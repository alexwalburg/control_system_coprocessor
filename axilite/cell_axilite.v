==> flow/design.v <==
module axilite_addr_reader
  #(parameter ADDR_WIDTH = 32)
   (
    input		    clk,
    input		    rst,
    input [ADDR_WIDTH-1:0]  addr,
    input		    valid,
    output		    ready,
    input		    deassert_addr,  
    output [ADDR_WIDTH-1:0] held_addr,  
    output		    addr_ready
    );
   localparam		    WAITING_FOR_DATA = 0;
   localparam		    HOLDING_DATA = 1;
   reg [ADDR_WIDTH-1:0]	    internal_addr;
   assign held_addr = internal_addr;
   reg			    state;
   assign addr_ready = state;
   reg			    ready_out;
   assign ready = ready_out;
   task do_reset(); 
      begin
	 state <= WAITING_FOR_DATA;
	 internal_addr <= 0;
	 ready_out <= 0;
      end
   endtask  
   task do_data_wait();
      begin
	 if(valid) begin
	    ready_out <= 1;
	    state <= HOLDING_DATA;
	    internal_addr <= addr;
	 end
      end
   endtask  
   task do_data_hold();
      begin
	 ready_out <= 0;
	 if(deassert_addr)
	   state <= WAITING_FOR_DATA;	 
      end
   endtask  
   always @(posedge clk or posedge rst) begin
      if(rst) begin
	 do_reset();
      end
      else begin
	 case (state)
	   WAITING_FOR_DATA: do_data_wait();
	   HOLDING_DATA: do_data_hold();
	 endcase  
      end
   end  
endmodule  
module axilite_bresp
  (
   input	    clk,
   input	    rst,
   input [1:0]	    resp,
   input	    resp_valid,
   input	    bready,
   output	    bvalid,
   output reg [1:0] bresp
   );
   localparam	waiting_internal = 0;
   localparam	waiting_axi = 1;
   reg		state;
   assign bvalid = state == waiting_axi;
   task do_reset();
      begin
	 state <= waiting_internal;
      end
   endtask  
   task do_internal_wait();
      begin
	 if(resp_valid) begin
	    state <= waiting_axi;
	    bresp <= resp;
	 end
      end
   endtask  
   task do_axi_wait();
      if(bready)
	state <= waiting_internal;
   endtask  
   always @(posedge clk or posedge rst) begin
      if(rst)
	do_reset();
      else
	case (state)
	  waiting_internal: do_internal_wait();
	  waiting_axi: do_axi_wait();
	endcase  
   end
endmodule  
module axilite_csr_write_data
  #(parameter DATA_SIZE = 32*4,
    parameter ADDR_SIZE = 32,
    parameter DATA_WIDTH = 32,
    parameter RESP_OKAY = 0,
    parameter RESP_EXOKAY = 1,
    parameter RESP_SLVERR = 2,
    parameter RESP_DECERR = 3,
    parameter INITIAL_VALUE = 0)
   (
    input		       clk,
    input		       rst,
    input [DATA_WIDTH-1:0]     wdata,
    input [ADDR_SIZE-1:0]      addr,
    input		       addr_good,
    input		       wvalid,
    input [num_strobe-1:0]     wstrobe, 
    output reg [DATA_SIZE-1:0] regs,
    output reg		       wready,
    output [1:0]	       resp,
    output		       resp_valid,
    output		       param_en
    );
   localparam		    num_strobe = DATA_WIDTH/8;
   localparam		    num_addr_bits_to_zero = $clog2(DATA_WIDTH/8);
   wire			    good_addr_write = ~addr_out_of_range;
   assign resp_valid = wready;
   assign resp = good_addr_write ? RESP_OKAY : RESP_SLVERR;
   wire [ADDR_SIZE-1:0]	    real_addr;  
   assign real_addr = {addr[ADDR_SIZE-1:num_addr_bits_to_zero],{num_addr_bits_to_zero{1'b0}}};
   wire		 addr_out_of_range;
   assign addr_out_of_range = real_addr*8 > DATA_SIZE - DATA_WIDTH;
   task do_reset();
      begin
	 regs <= INITIAL_VALUE;
	 wready <= 0;
      end
   endtask  
   task do_idle();
      wready <= 0;
   endtask  
   reg [1:0] param_en_values;
   always @(posedge clk or posedge rst) begin
     if(rst)
       param_en_values <= 0;
     else
       param_en_values[1] <= param_en_values[0];   
   end
   assign param_en = param_en_values[1] != param_en_values[0];
   task param_en_csr();
      if(wdata[0])
	param_en_values[0] <= ~param_en_values[0];
   endtask  
   integer unsigned i;
   task default_write();  
      begin
	 for(i = 0; i < num_strobe; i = i + 1)
	      if(wstrobe[i])
		regs[(real_addr + i)*8 +: 8] = wdata[i*8 +:8];
      end
   endtask  
   task do_write();
      begin
	 if(good_addr_write) begin
	    case (real_addr)
	      0: param_en_csr(); 
	      default: default_write();
	    endcase  
	 end
	 wready <= 1;
      end
   endtask  
   always @(posedge clk or posedge rst) begin
      if(rst)
	do_reset();
      else begin
	 if(addr_good && wvalid && ~wready)
	   do_write();
	 else
	   do_idle();
      end
   end
endmodule  
module axilite_read_channel
  #(parameter DATA_SIZE = 32*4,
    parameter ADDR_SIZE = 32,
    parameter DATA_WIDTH = 32,
    parameter RESP_OKAY = 0,
    parameter RESP_EXOKAY = 1,
    parameter RESP_SLVERR = 2,
    parameter RESP_DECERR = 3)
   (
    input		    clk,
    input		    rst,
    input [ADDR_SIZE-1:0]  araddr,
    input		    arvalid,
    output		    arready,
    output [DATA_WIDTH-1:0] rdata,
    output [1:0]	    rresp,
    output		    rvalid,
    input		    rready,
    input [DATA_SIZE-1:0]   regs
    );
   wire			    deassert_addr;
   wire [ADDR_SIZE-1:0]	    held_addr;
   wire			    addr_ready;
   axilite_addr_reader #(.ADDR_WIDTH(ADDR_SIZE)) waddr
     (
      .clk(clk),
      .rst(rst),
      .addr(araddr),
      .valid(arvalid),
      .ready(arready),
      .deassert_addr(deassert_addr),
      .held_addr(held_addr),
      .addr_ready(addr_ready)
      );
   axilite_read_data
     #(
       .DATA_SIZE(DATA_SIZE),
       .ADDR_SIZE(ADDR_SIZE),
       .DATA_WIDTH(DATA_WIDTH),
       .RESP_OKAY(RESP_OKAY),
       .RESP_EXOKAY(RESP_EXOKAY),
       .RESP_SLVERR(RESP_SLVERR),
       .RESP_DECERR(RESP_DECERR))
   reader
     (
      .clk(clk),
      .rst(rst),
      .data(regs),
      .addr(held_addr),
      .addr_good(addr_ready),
      .deassert_addr(deassert_addr),
      .rdata(rdata),
      .rresp(rresp),
      .rready(rready),
      .rvalid(rvalid)
      );
endmodule  
module axilite_read_data
  #(parameter DATA_SIZE = 32*4,
    parameter ADDR_SIZE = 32,
    parameter DATA_WIDTH = 32,
    parameter RESP_OKAY = 0,
    parameter RESP_EXOKAY = 1,
    parameter RESP_SLVERR = 2,
    parameter RESP_DECERR = 3)
   (
    input			clk,
    input			rst,
    input [DATA_SIZE-1:0]	data,
    input [ADDR_SIZE-1:0]	addr,
    input			addr_good,
    output			deassert_addr,
    output reg [DATA_WIDTH-1:0]	rdata,
    output reg [1:0]		rresp,
    output reg			rvalid,
    input			rready
    );
   task do_reset();
      begin
	 rvalid <= 0;
      end
   endtask  
   wire addr_out_of_range;
   assign addr_out_of_range = addr*8 > DATA_SIZE - DATA_WIDTH;
   assign deassert_addr = rready;
   task read_data();
      begin
	 if(addr_out_of_range || ~addr_good) begin
	    rresp <= RESP_SLVERR;
	 end else begin
	    rresp <= RESP_OKAY;
	    rdata <= data[addr*8 +: DATA_WIDTH];
	 end
	 rvalid <= 1;
      end
   endtask  
   task idle();
      begin
	 rvalid <= 0;
      end
   endtask  
   always @(posedge clk or posedge rst) begin
      if(rst) begin
	 do_reset();
      end
      else begin
	 if(addr_good) begin
	    read_data();
	 end else begin
	    idle();
	 end
      end
   end
endmodule  
module axilite_write_channel
  #(parameter DATA_SIZE = 32*4,
    parameter ADDR_SIZE = 32,
    parameter DATA_WIDTH = 32,
    parameter RESP_OKAY = 0,
    parameter RESP_EXOKAY = 1,
    parameter RESP_SLVERR = 2,
    parameter RESP_DECERR = 3)
   (
    input		   clk,
    input		   rst,
    input [ADDR_SIZE-1:0]  awaddr,
    input		   awvalid,
    output		   awready,
    input [DATA_WIDTH-1:0] wdata,
    input [num_strobe-1:0] wstrb,
    input		   wvalid,
    output		   wready,
    output [1:0]	   bresp,
    output		   bvalid,
    input		   bready,
    output [DATA_SIZE-1:0] regs,
    output		   param_en
    ); 
   localparam		   num_strobe = DATA_WIDTH/8;
   wire			    addr_ready;
   wire			    deassert_addr;
   wire [ADDR_SIZE-1:0]	    addr_read;
   wire [1:0]		    resp;
   wire			    resp_valid;
   assign deassert_addr = bvalid && bready;  
   axilite_addr_reader #(.ADDR_WIDTH(ADDR_SIZE)) waddr
     (
      .clk(clk),
      .rst(rst),
      .addr(awaddr),
      .valid(awvalid),
      .ready(awready),
      .deassert_addr(deassert_addr),
      .held_addr(addr_read),
      .addr_ready(addr_ready)
      );
   axilite_csr_write_data 
     #(
       .DATA_SIZE(DATA_SIZE),
       .ADDR_SIZE(ADDR_SIZE),
       .DATA_WIDTH(DATA_WIDTH),
       .RESP_OKAY(RESP_OKAY),
       .RESP_EXOKAY(RESP_EXOKAY),
       .RESP_SLVERR(RESP_SLVERR),
       .RESP_DECERR(RESP_DECERR)
       )
   write_data_logic
     (
      .clk(clk),
      .rst(rst),
      .wdata(wdata),
      .addr(addr_read),
      .addr_good(addr_ready),
      .wvalid(wvalid),
      .wstrobe(wstrb),
      .regs(regs),
      .wready(wready),
      .resp(resp),
      .resp_valid(resp_valid),
      .param_en(param_en)
      );
   axilite_bresp bresp_handler
     (
      .clk(clk),
      .rst(rst),
      .resp(resp),
      .resp_valid(resp_valid),
      .bready(bready),
      .bvalid(bvalid),
      .bresp(bresp)
      );
endmodule  
module cell_axilite
  #(parameter DATA_SIZE = 32*4,
    parameter ADDR_SIZE = 32,
    parameter DATA_WIDTH = 32,
    parameter RESP_OKAY = 0,
    parameter RESP_EXOKAY = 1,
    parameter RESP_SLVERR = 2,
    parameter RESP_DECERR = 3)
   (
    input		    aclk,
    input		    aresetn,
    input [ADDR_SIZE-1:0]   araddr,
    input		    arvalid,
    output		    arready,
    output [DATA_WIDTH-1:0] rdata,
    output [1:0]	    rresp,
    output		    rvalid,
    input		    rready,
    input [ADDR_SIZE-1:0]   awaddr,
    input		    awvalid,
    output		    awready,
    input [DATA_WIDTH-1:0]  wdata,
    input [num_strobe-1:0]  wstrb,
    input		    wvalid,
    output		    wready,
    output [1:0]	    bresp,
    output		    bvalid,
    input		    bready,
    output [DATA_SIZE-1:0]  regs_out,
    output		    param_en
    );
   localparam		    num_strobe = DATA_WIDTH/8;
   wire [DATA_SIZE-1:0]	    regs;
   assign regs_out = regs;
   wire			    clk = aclk;
   wire			    rst = ~aresetn;
   axilite_write_channel
  #(.DATA_SIZE(DATA_SIZE),
    .ADDR_SIZE(ADDR_SIZE),
    .DATA_WIDTH(DATA_WIDTH),
    .RESP_OKAY(RESP_OKAY),
    .RESP_EXOKAY(RESP_EXOKAY),
    .RESP_SLVERR(RESP_SLVERR),
    .RESP_DECERR(RESP_DECERR)) write_channel
    (
     .clk(clk),
     .rst(rst),
     .awaddr(awaddr),
     .awvalid(awvalid),
     .awready(awready),
     .wdata(wdata),
     .wstrb(wstrb),
     .wvalid(wvalid),
     .wready(wready),
     .bresp(bresp),
     .bvalid(bvalid),
     .bready(bready),
     .regs(regs),
     .param_en(param_en)
     );
   axilite_read_channel
  #(.DATA_SIZE(DATA_SIZE),
    .ADDR_SIZE(ADDR_SIZE),
    .DATA_WIDTH(DATA_WIDTH),
    .RESP_OKAY(RESP_OKAY),
    .RESP_EXOKAY(RESP_EXOKAY),
    .RESP_SLVERR(RESP_SLVERR),
    .RESP_DECERR(RESP_DECERR)) read_channel
    (
     .clk(clk),
     .rst(rst),
     .araddr(araddr),
     .arvalid(arvalid),
     .arready(arready),
     .rdata(rdata),
     .rresp(rresp),
     .rvalid(rvalid),
     .rready(rready),
     .regs(regs));
endmodule  
=== Step by step through the tools: cell_axilite ===
The steps from the RTL of cell_axilite to its reports follow in flow order.
Line numbers count from 1 in the design file above.
Operators: Yosys type, input widths -> output width; for muxes data width and select width s.
Not given: --

* Top module: cell_axilite
* Clock port: aclk
* Standard-cell library: sky130hd
* Corner: tt_025C_1v80

=== Word-level counts ===
Yosys after proc, flatten, opt, wreduce and memory -nomap, before mapping. Memory bits, and registers merged into a memory's read port (data or address), are not among the register bits. Print and check cells are not counted. Equal cells are merged and count once.

* Add/subtract/negate cells: 7
* Multipliers: 0
* Div/mod/pow operators: 0
* $lt $le $gt $ge: 2
* Eq/ne operators: 2
* Shift-type cells: 9
* Multiplexer cells: 30
* Bitwise logic cells: 19
* Reductions and logical operators: 11

{| class="wikitable"
|+ Operators with widths
! kind !! number
|-
| $mux 128 || 13
|-
| $and 128x128->128 || 4
|-
| $or 128x128->128 || 4
|-
| $not 128->128 || 4
|-
| $shift 8x33->128 || 4
|-
| $shift 8x33->128 const A || 4
|-
| $neg 32->33 || 4
|-
| $shiftx 128x32->32 || 1
|-
| $gt 32x7->1 const B || 2
|-
| $add 29x2->29 const B || 2
|-
| $logic_not 32->1 || 1
|-
| $add 29x1->29 const B || 1
|-
| $mux 1 || 10
|-
| $pmux 1 s2 || 5
|-
| $reduce_and 3->1 || 3
|-
| $not 1->1 || 7
|-
| $reduce_and 2->1 || 3
|-
| $ne 2x2->1 const B || 2
|-
| $mux 2 || 2
|-
| $logic_and 1x1->1 || 3
|-
| $logic_or 1x1->1 || 1
|}

* Bits in registers: 232
* Bits in latches: 0
* RAM bits: 0
* ROM bits: 0
* Word width x clocked read ports: 0
* Memory cells: 0
* Input port bits: 107
* Elaborated cells: 93

=== Logic depth ===
Yosys ltp: most cells in a row. Word level: on the elaborated netlist, between registers, memories and ports. Mapped: between sequential cells and ports; inverters and the memories' decode and read muxes count.

* Depth in word-level cells: 24
* ABC_AREA: 0
* Mapped depth: 11
* Mapped depth without buffers: 8

=== Mapped cells and area ===
Yosys stat after the flow's synthesis: flattened, memories mapped to cells. It holds for the ABC_AREA given above (unset counts as 0); a run with the other value may have another netlist.

* Cell count: 1038
* Mapped area: 12415.7 um^2
* Area of sequential cells: 5875.6 um^2
* Mapped flip-flops: 228
* Buffers: 76

{| class="wikitable"
|+ Cells by type
! cell type !! number
|-
| sky130_fd_sc_hd__dfrtp_1 || 194
|-
| sky130_fd_sc_hd__mux2_2 || 203
|-
| sky130_fd_sc_hd__edfxtp_1 || 34
|-
| sky130_fd_sc_hd__mux4_2 || 36
|-
| sky130_fd_sc_hd__mux2i_1 || 69
|-
| sky130_fd_sc_hd__nand2_1 || 78
|-
| sky130_fd_sc_hd__nor2_1 || 58
|-
| sky130_fd_sc_hd__o21ai_0 || 41
|-
| sky130_fd_sc_hd__nor3_1 || 38
|-
| sky130_fd_sc_hd__a21oi_1 || 36
|-
| sky130_fd_sc_hd__clkbuf_1 || 47
|-
| sky130_fd_sc_hd__nor4_1 || 15
|-
| sky130_fd_sc_hd__o22ai_1 || 15
|-
| sky130_fd_sc_hd__a221oi_1 || 10
|-
| sky130_fd_sc_hd__a211oi_1 || 11
|-
| sky130_fd_sc_hd__a222oi_1 || 8
|-
| sky130_fd_sc_hd__buf_1 || 19
|-
| sky130_fd_sc_hd__a2111oi_4 || 2
|}

Other cell types: 43; their cells: 124.
By module: a second synthesis without flattening, with its own total; a netlist apart from the flattened one above.

* Cells (unflattened synthesis): 1056
* Area (unflattened synthesis): 13665.6 um^2

Rows give one instance, submodules left out.

{| class="wikitable"
|+ By module
! module !! instances !! cells !! area (um^2) !! seq. area (um^2)
|-
| axilite_csr_write_data || 1 || 369 || 5385.2 || 3228.1
|-
| axilite_read_data || 1 || 526 || 5332.6 || 1016.0
|-
| axilite_addr_reader (ADDR_WIDTH=32) || 2 || 76 || 1416.4 || 850.8
|-
| axilite_bresp || 1 || 7 || 105.1 || 85.1
|-
| axilite_write_channel || 1 || 1 || 6.3 || 0.0
|-
| cell_axilite || 1 || 1 || 3.8 || 0.0
|-
| axilite_read_channel || 1 || 0 || 0.0 || 0.0
|}

=== Timing after synthesis ===
Source: OpenSTA report_checks on the synthesized netlist (no wires, ideal clock, input and output delay 20% of the period each), path of least setup slack; recovery checks are left aside. Register names are those of the netlist, which keeps one name where synthesis merged equal registers.

* Path kind: register to register
* Start: register read_channel.waddr.internal_addr[0]
* End: register read_channel.reader.rdata[0]
* Period: 3.74 ns
* Setup time: 0.421 ns
* Arrival time: 3.105 ns
* Required time: 3.319 ns
* Path slack: 0.214 ns
* Path delay: 3.526 ns
* Stages on the path: 8
* Path buffers: 3
* Synthesis period reached: 3.526 ns

"path delay" = arrival - input delay + setup time.
"stages on the path" counts driving pins, that of a launching flip-flop among them; a cell with two outputs on the path counts twice.
"synthesis period reached" is the clock period less the worst setup slack; recovery checks do not enter. This is arithmetic on one report: input and output delays are still those of the set period (20% each).
Between the ends stands the longest chain of elaborated cells between them, by number of cells; it is not shown to be the way that was timed. Of several equally long chains one is given.
A line is the first line of the expression or statement that the cell stems from. Yosys adds cells for indexed reads and writes and turns some case tables into memories.
The path ends at the enable pin of a flip-flop; only ways to that pin are counted.

* Cell sequence: sky130_fd_sc_hd__dfrtp_1 sky130_fd_sc_hd__buf_2 sky130_fd_sc_hd__buf_2 sky130_fd_sc_hd__buf_1 sky130_fd_sc_hd__o211ai_1 sky130_fd_sc_hd__nand4_1 sky130_fd_sc_hd__or4_1 sky130_fd_sc_hd__nor2_1
* Cells in the longest elaborated chain: 4
* Elaborated cells on any way between the ends: 4
* Classes of those cells: 1 x compare; 1 x logic; 2 x reduce/logical

{| class="wikitable"
|+ Ends and longest elaborated chain, after synthesis
! what !! RTL line !! source
|-
| from (decl) || 15 || <nowiki>reg [ADDR_WIDTH-1:0] internal_addr;</nowiki>
|-
| $gt 32x7->1 || 263 || <nowiki>assign addr_out_of_range = addr*8 > DATA_SIZE - DATA_WIDTH;</nowiki>
|-
| $logic_or 1x1->1 || 267 || <nowiki>if(addr_out_of_range || ~addr_good) begin</nowiki>
|-
| $not 1->1 || -- ||
|-
| $reduce_and 3->1 || -- ||
|-
| to (decl) || 252 || <nowiki>output reg [DATA_WIDTH-1:0] rdata,</nowiki>
|}

==> results <==
2 stored runs of cell_axilite in the flow (synthesis by Yosys, layout by OpenROAD, sky130hd cells), in arbitrary order. Constraints: input delay and output delay 20% of the set period each, output load 0.01 pF.

=== Run A ===
{| class="wikitable"
! Setting !! Value
|-
| period_ns || 7.57
|-
| CORE_UTILIZATION || 72
|-
| SETUP_SLACK_MARGIN || 1.74
|-
| PLACE_DENSITY || 0.44
|-
| CORE_MARGIN || 7
|-
| TNS_END_PERCENT || 90
|-
| CTS_CLUSTER_DIAMETER || 129
|-
| CAP_MARGIN || 20
|-
| SLEW_MARGIN || 20
|}
No final report: clock tree synthesis broke off with DPL-0033.

=== Run B ===
{| class="wikitable"
! Setting !! Value
|-
| period_ns || 5.51
|-
| CORE_UTILIZATION || 53
|-
| SETUP_SLACK_MARGIN || 0.65
|-
| PLACE_DENSITY || 0.45
|-
| CELL_PAD_IN_SITES_DETAIL_PLACEMENT || 1
|-
| ABC_AREA || 1
|-
| CTS_CLUSTER_DIAMETER || 33
|-
| SLEW_MARGIN || 0
|-
| MIN_ROUTING_LAYER || met1
|-
| CAP_MARGIN || 20
|-
| CORE_MARGIN || 2
|}
No final report: clock tree synthesis broke off with DPL-0033.
